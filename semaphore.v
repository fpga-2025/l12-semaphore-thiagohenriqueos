==> flow/design.v <==
module bloco_controle (
    input wire clk,
    input wire rst,
    input wire pedestrian,
    input wire fim_5s,
    input wire fim_7s,
    input wire fim_05s,
    output reg green,
    output reg yellow,
    output reg red,
    output reg load_Reg5s,
    output reg clear_Reg5s,
    output reg load_Reg7s,
    output reg clear_Reg7s,
    output reg load_Reg05s,
    output reg clear_Reg05s
);
    parameter EST_RED    = 2'b00;
    parameter EST_GREEN  = 2'b01;
    parameter EST_YELLOW = 2'b10;
    reg [1:0] estado_atual, proximo_estado;
    always @(posedge clk or posedge rst) begin
        if (rst)
            estado_atual <= EST_RED;
        else
            estado_atual <= proximo_estado;
    end
    always @(*) begin
        case (estado_atual)
            EST_RED:
                proximo_estado = fim_5s ? EST_GREEN : EST_RED;
            EST_GREEN:
                proximo_estado = (fim_7s || pedestrian) ? EST_YELLOW : EST_GREEN;
            EST_YELLOW:
                proximo_estado = fim_05s ? EST_RED : EST_YELLOW;
            default:
                proximo_estado = EST_RED;
        endcase
    end
    always @(*) begin
        green  = 0;
        yellow = 0;
        red    = 0;
        load_Reg5s  = 0;
        clear_Reg5s = 0;
        load_Reg7s  = 0;
        clear_Reg7s = 0;
        load_Reg05s  = 0;
        clear_Reg05s = 0;
        case (estado_atual)
            EST_RED: begin
                red = 1;
                load_Reg5s = 1;
                clear_Reg7s = 1;
                clear_Reg05s = 1;
            end
            EST_GREEN: begin
                green = 1;
                load_Reg7s = 1;
                clear_Reg5s = 1;
                clear_Reg05s = 1;
            end
            EST_YELLOW: begin
                yellow = 1;
                load_Reg05s = 1;
                clear_Reg7s = 1;
                clear_Reg5s = 1;
            end
        endcase
    end
endmodule
module bloco_operacional (
    input wire clk,
    input wire rst,
    input wire load_Reg7s,
    input wire clear_Reg7s,
    output reg fim_7s,
    input wire load_Reg5s,
    input wire clear_Reg5s,
    output reg fim_5s,
    input wire load_Reg05s,
    input wire clear_Reg05s,
    output reg fim_05s
);
    parameter CONTAGEM_5S  = 19;
    parameter CONTAGEM_7S  = 27;
    parameter CONTAGEM_05S = 1;
    reg [7:0] contador_7s;
    reg [7:0] contador_5s;
    reg [7:0] contador_05s;
    always @(posedge clk or posedge rst) begin
        if (rst)
            contador_7s <= 0;
        else if (clear_Reg7s)
            contador_7s <= 0;
        else if (load_Reg7s) begin
            if (contador_7s < CONTAGEM_7S)
                contador_7s <= contador_7s + 1;
        end
    end
    always @(*) begin
        fim_7s = (contador_7s >= CONTAGEM_7S);
    end
    always @(posedge clk or posedge rst) begin
        if (rst)
            contador_5s <= 0;
        else if (clear_Reg5s)
            contador_5s <= 0;
        else if (load_Reg5s) begin
            if (contador_5s < CONTAGEM_5S)
                contador_5s <= contador_5s + 1;
        end
    end
    always @(*) begin
        fim_5s = (contador_5s >= CONTAGEM_5S);
    end
    always @(posedge clk or posedge rst) begin
        if (rst)
            contador_05s <= 0;
        else if (clear_Reg05s)
            contador_05s <= 0;
        else if (load_Reg05s) begin
            if (contador_05s < CONTAGEM_05S)
                contador_05s <= contador_05s + 1;
        end
    end
    always @(*) begin
        fim_05s = (contador_05s >= CONTAGEM_05S);
    end
endmodule
module Semaphore #(
    parameter CLK_FREQ = 25_000_000   
) (
    input wire clk,
    input wire rst_n,  
    input wire pedestrian,
    output wire green,
    output wire yellow,
    output wire red
);
    wire load_Reg5s, clear_Reg5s, fim_5s;
    wire load_Reg7s, clear_Reg7s, fim_7s;
    wire load_Reg05s, clear_Reg05s, fim_05s;
    bloco_controle ctrl (
        .clk(clk),
        .rst(~rst_n),
        .pedestrian(pedestrian),
        .fim_5s(fim_5s),
        .fim_7s(fim_7s),
        .fim_05s(fim_05s),
        .green(green),
        .yellow(yellow),
        .red(red),
        .load_Reg5s(load_Reg5s),
        .clear_Reg5s(clear_Reg5s),
        .load_Reg7s(load_Reg7s),
        .clear_Reg7s(clear_Reg7s),
        .load_Reg05s(load_Reg05s),
        .clear_Reg05s(clear_Reg05s)
    );
    bloco_operacional op (
        .clk(clk),
        .rst(~rst_n),
        .load_Reg5s(load_Reg5s),
        .clear_Reg5s(clear_Reg5s),
        .fim_5s(fim_5s),
        .load_Reg7s(load_Reg7s),
        .clear_Reg7s(clear_Reg7s),
        .fim_7s(fim_7s),
        .load_Reg05s(load_Reg05s),
        .clear_Reg05s(clear_Reg05s),
        .fim_05s(fim_05s)
    );
endmodule
Tool chain data of Semaphore
What the tools print for Semaphore, step after step.
Lines are those of the file above, counted from 1.
Cell names lack the library's common part.
{ "setup": {"design": "Semaphore", "clock_port": "clk", "cell_library": "sky130hd", "lib_corner": "tt_025C_1v80"} }

After elaboration
Yosys after proc, flatten, opt, wreduce and memory -nomap, before mapping. Memory bits, and registers merged into a memory's read port (data or address), are not among the register bits. Print and check cells are not counted. Equal cells are merged and count once.
{ "bits": {"register_bits": 26, "latchBits": 0, "ramBits": 0, "romBits": 0, "clocked_rd_ports_x_width": 0, "mem_count": 0, "out_inout_bits": 3} }
{ "op_classes": {"addsub": 3, "multipliers": 0, "div_mod_pow": 0, "compare": 6, "n_eq": 2, "shift": 0, "n_mux": 19, "bitwise": 0, "reduce_and_logical": 14} }
{ "op_table": {"columns": ["cell", "n"], "rows": [
  ["8-bit two-way mux", 9],
  ["8-bit by 1-bit adder with 8-bit output with constant B", 3],
  ["8-bit by 5-bit greater-or-equal comparator with 1-bit output with constant B", 2],
  ["8-bit by 5-bit < comparator with 1-bit output with constant B", 2],
  ["2-bit nonzero test", 6],
  ["8-bit by 1-bit greater-or-equal comparator with 1-bit output with constant B", 1],
  ["8-bit by 1-bit < comparator with 1-bit output with constant B", 1],
  ["1-bit two-way mux", 7],
  ["2-bit AND reduction", 3],
  ["2-bit OR reduction", 3],
  ["2-bit parallel mux with 3-bit select", 1],
  ["2-bit two-way mux", 2],
  ["2-bit by 1-bit == test with 1-bit output with constant B", 1],
  ["2-bit == test with constant B", 1],
  ["2-bit logical NOT", 1],
  ["1-bit logical OR", 1]
]} }

Depth
Longest topological path by Yosys (ltp), each cell counted once; first at word level (registers and memories cut), then after technology mapping (sequential cells cut; the memories' decode and read muxes count).
{ "logic_depth": {"word_depth": 5, "ABC_AREA": 0, "depth_mapped": 5} }

Netlist
Source: synth_stat.txt of the flow (Yosys; design flattened, memories mapped). It holds for the ABC_AREA given above (unset counts as 0); a run with the other value may have another netlist.
{ "mapped": {"cell_count": 115, "mapped_area_um2": 1260.0, "seqArea_um2": 676.9, "ff_cells": 27, "buffers": 1} }
{ "by_type": {"columns": ["cell_type", "n", "type_area_um2"], "rows": [
  ["dfrtp_1", 26, 650.624],
  ["and2_1", 11, 68.816],
  ["ha_1", 5, 62.56],
  ["nand3_1", 7, 35.034],
  ["mux2i_1", 3, 30.029],
  ["nor2_1", 8, 30.029],
  ["o21ai_0", 6, 30.029],
  ["or4_1", 4, 30.029],
  ["or4b_4", 2, 27.526],
  ["dfstp_2", 1, 26.275],
  ["a21oi_1", 5, 25.024],
  ["or3_1", 3, 18.768],
  ["inv_1", 4, 15.014],
  ["nand2_1", 4, 15.014],
  ["o31ai_1", 2, 15.014],
  ["or2_2", 2, 12.512],
  ["or4bb_1", 1, 11.261],
  ["a22o_2", 1, 10.01]
]} }
Not listed: further types 19, cells in them 20.
By module: a second synthesis without flattening, with its own total; a netlist apart from the flattened one above.
{ "unflattened": {"hier_cells": 121, "area_unflattened_um2": 1283.7} }
Each row is one instance without its submodules.
{ "modules": {"columns": ["module", "n_inst", "n_cells", "mod_area_um2", "mod_seq_area_um2"], "rows": [
  ["bloco_operacional", 1, 102, 1122.3, 600.6],
  ["bloco_controle", 1, 18, 157.7, 76.3],
  ["Semaphore", 1, 1, 3.8, 0.0]
]} }

Path before layout
OpenSTA on the mapped netlist: ideal clock, no wires. The path of least setup slack (recovery checks aside). Input and output delay are each 20% of the period. Register names are those of the netlist, which keeps one name where synthesis merged equal registers.
{ "synth_timing": {"kind": "register to register", "from": "reg ctrl.estado_atual", "to": "reg op.contador_5s[3]", "clock_period_ns": 1.92, "arrival_ns": 1.670, "required_time_ns": 1.842, "slack_ns": 0.173, "path_delay_ns": 1.748, "stages": 4, "n_path_buf": 0, "period_less_setup_slack_ns": 1.747} }
"path_delay_ns" = arrival - input delay + setup time.
"stages": output pins that drive a net of the path, with the launching flip-flop's if there is one; two outputs of one cell count as two.
"period_less_setup_slack_ns" = period - worst setup slack (recovery checks aside). The figure is calculated, with input and output delays left at 20% of the set period.
An end named without its bit number is one bit of that signal or, where synthesis recoded a state register, one of its new flip-flops.
A register here has more assigning lines than the two given.
{ "synth_between": {"path_cell_list": "dfstp_2 > or4b_4 > or4_1 > a21boi_1"} }
{ "synth_lines": {"columns": ["element", "line", "rtl"], "rows": [
  ["start, declared", 21, "reg [1:0] estado_atual, proximo_estado;"],
  ["start, assigned", 24, "estado_atual <= EST_RED;"],
  ["start, assigned", 26, "estado_atual <= proximo_estado;"],
  ["end, assigned", 106, "contador_5s <= 0;"],
  ["end, assigned", 111, "contador_5s <= contador_5s + 1;"],
  ["end, declared", 89, "reg [7:0] contador_5s;"]
]} }
Chain of elaborated cells between the ends: none given.

Worst path after layout
Path of least setup slack in the final report of flow run A (OpenROAD, finished layout, wires in). Where an end is a register, its clock arrival counts in the times.
{ "layout_timing": {"kind": "register to register", "from": "reg ctrl.estado_atual", "to": "reg op.contador_5s[3]", "clock_period_ns": 1.17, "arrival_ns": 1.86, "required_time_ns": 1.38, "slack_ns": -0.48, "stages": 4, "n_path_buf": 0} }
An end named without its bit number is one bit of that signal or, where synthesis recoded a state register, one of its new flip-flops.
A register here has more assigning lines than the two given.
{ "layout_between": {"path_cell_list": "dfstp_2 > or4b_4 > or4_4 > a21boi_2"} }
{ "layout_lines": {"columns": ["element", "line", "rtl"], "rows": [
  ["start, declared", 21, "reg [1:0] estado_atual, proximo_estado;"],
  ["start, assigned", 24, "estado_atual <= EST_RED;"],
  ["start, assigned", 26, "estado_atual <= proximo_estado;"],
  ["end, assigned", 106, "contador_5s <= 0;"],
  ["end, assigned", 111, "contador_5s <= contador_5s + 1;"],
  ["end, declared", 89, "reg [7:0] contador_5s;"]
]} }
Chain of elaborated cells between the ends: none given.

Add stored flow runs of Semaphore

Settings and measured results of 2 stored flow runs for module Semaphore (sky130hd), not sorted in any way. The constraints put input and output delay at 20% of the set period each and load the outputs with 0.01 pF.
By "clock_period_reached_ns" is meant the clock period of the run minus its worst setup slack. This is arithmetic on one report: input and output delays are still those of the set period (20% each).
By "worstPathTime_ns" is meant the share of the clock period that the worst setup path is allowed (20% is reserved at inputs, 20% at outputs), minus its slack. Clock arrival times at its registers enter into it.
By "final_power_uw" is meant OpenSTA's value without simulated activity: inputs other than the clock are taken to toggle once in ten clock periods, and the tool carries that through the logic.
[
  {
    "run": "flow run A",
    "settings": { "period_ns": 1.17, "CORE_UTILIZATION": 20, "PLACE_DENSITY_LB_ADDON": 0.1, "HOLD_SLACK_MARGIN": -0.06, "CELL_PAD_IN_SITES_GLOBAL_PLACEMENT": 0, "CELL_PAD_IN_SITES_DETAIL_PLACEMENT": 1, "CAP_MARGIN": 15, "MIN_ROUTING_LAYER": "met2", "CORE_MARGIN": 2, "SLEW_MARGIN": 20 },
    "results": { "synth_area_um2": 1260.0, "design.die.area_um2": 6950.6, "final_power_uw": 3840, "worstPathTime_ns": 1.65, "worstPathKind": "register to register", "final_stdcell_area_um2": 2053.2, "timing.setup.tns_ns": -4.719, "ws_setup_ns": -0.483, "layout_utilization_pct": 34.3, "clock_period_reached_ns": 1.653 }
  },
  {
    "run": "flow run B",
    "settings": { "period_ns": 2.12, "CORE_UTILIZATION": 19, "PLACE_DENSITY_LB_ADDON": 0.27, "CORE_ASPECT_RATIO": 1.31, "CELL_PAD_IN_SITES_GLOBAL_PLACEMENT": 3, "GPL_TIMING_DRIVEN": 1, "GPL_ROUTABILITY_DRIVEN": 0, "CTS_CLUSTER_DIAMETER": 258, "CAP_MARGIN": 10, "SLEW_MARGIN": 40, "MIN_ROUTING_LAYER": "met1", "MAX_ROUTING_LAYER": "met4", "CORE_MARGIN": 2 },
    "results": { "synth_area_um2": 1260.0, "design.die.area_um2": 7305.0, "final_power_uw": 1563, "worstPathTime_ns": 1.45, "worstPathKind": "register to output", "final_stdcell_area_um2": 1486.4, "timing.setup.tns_ns": 0.000, "ws_setup_ns": 0.246, "layout_utilization_pct": 22.7, "clock_period_reached_ns": 1.874 }
  }
]
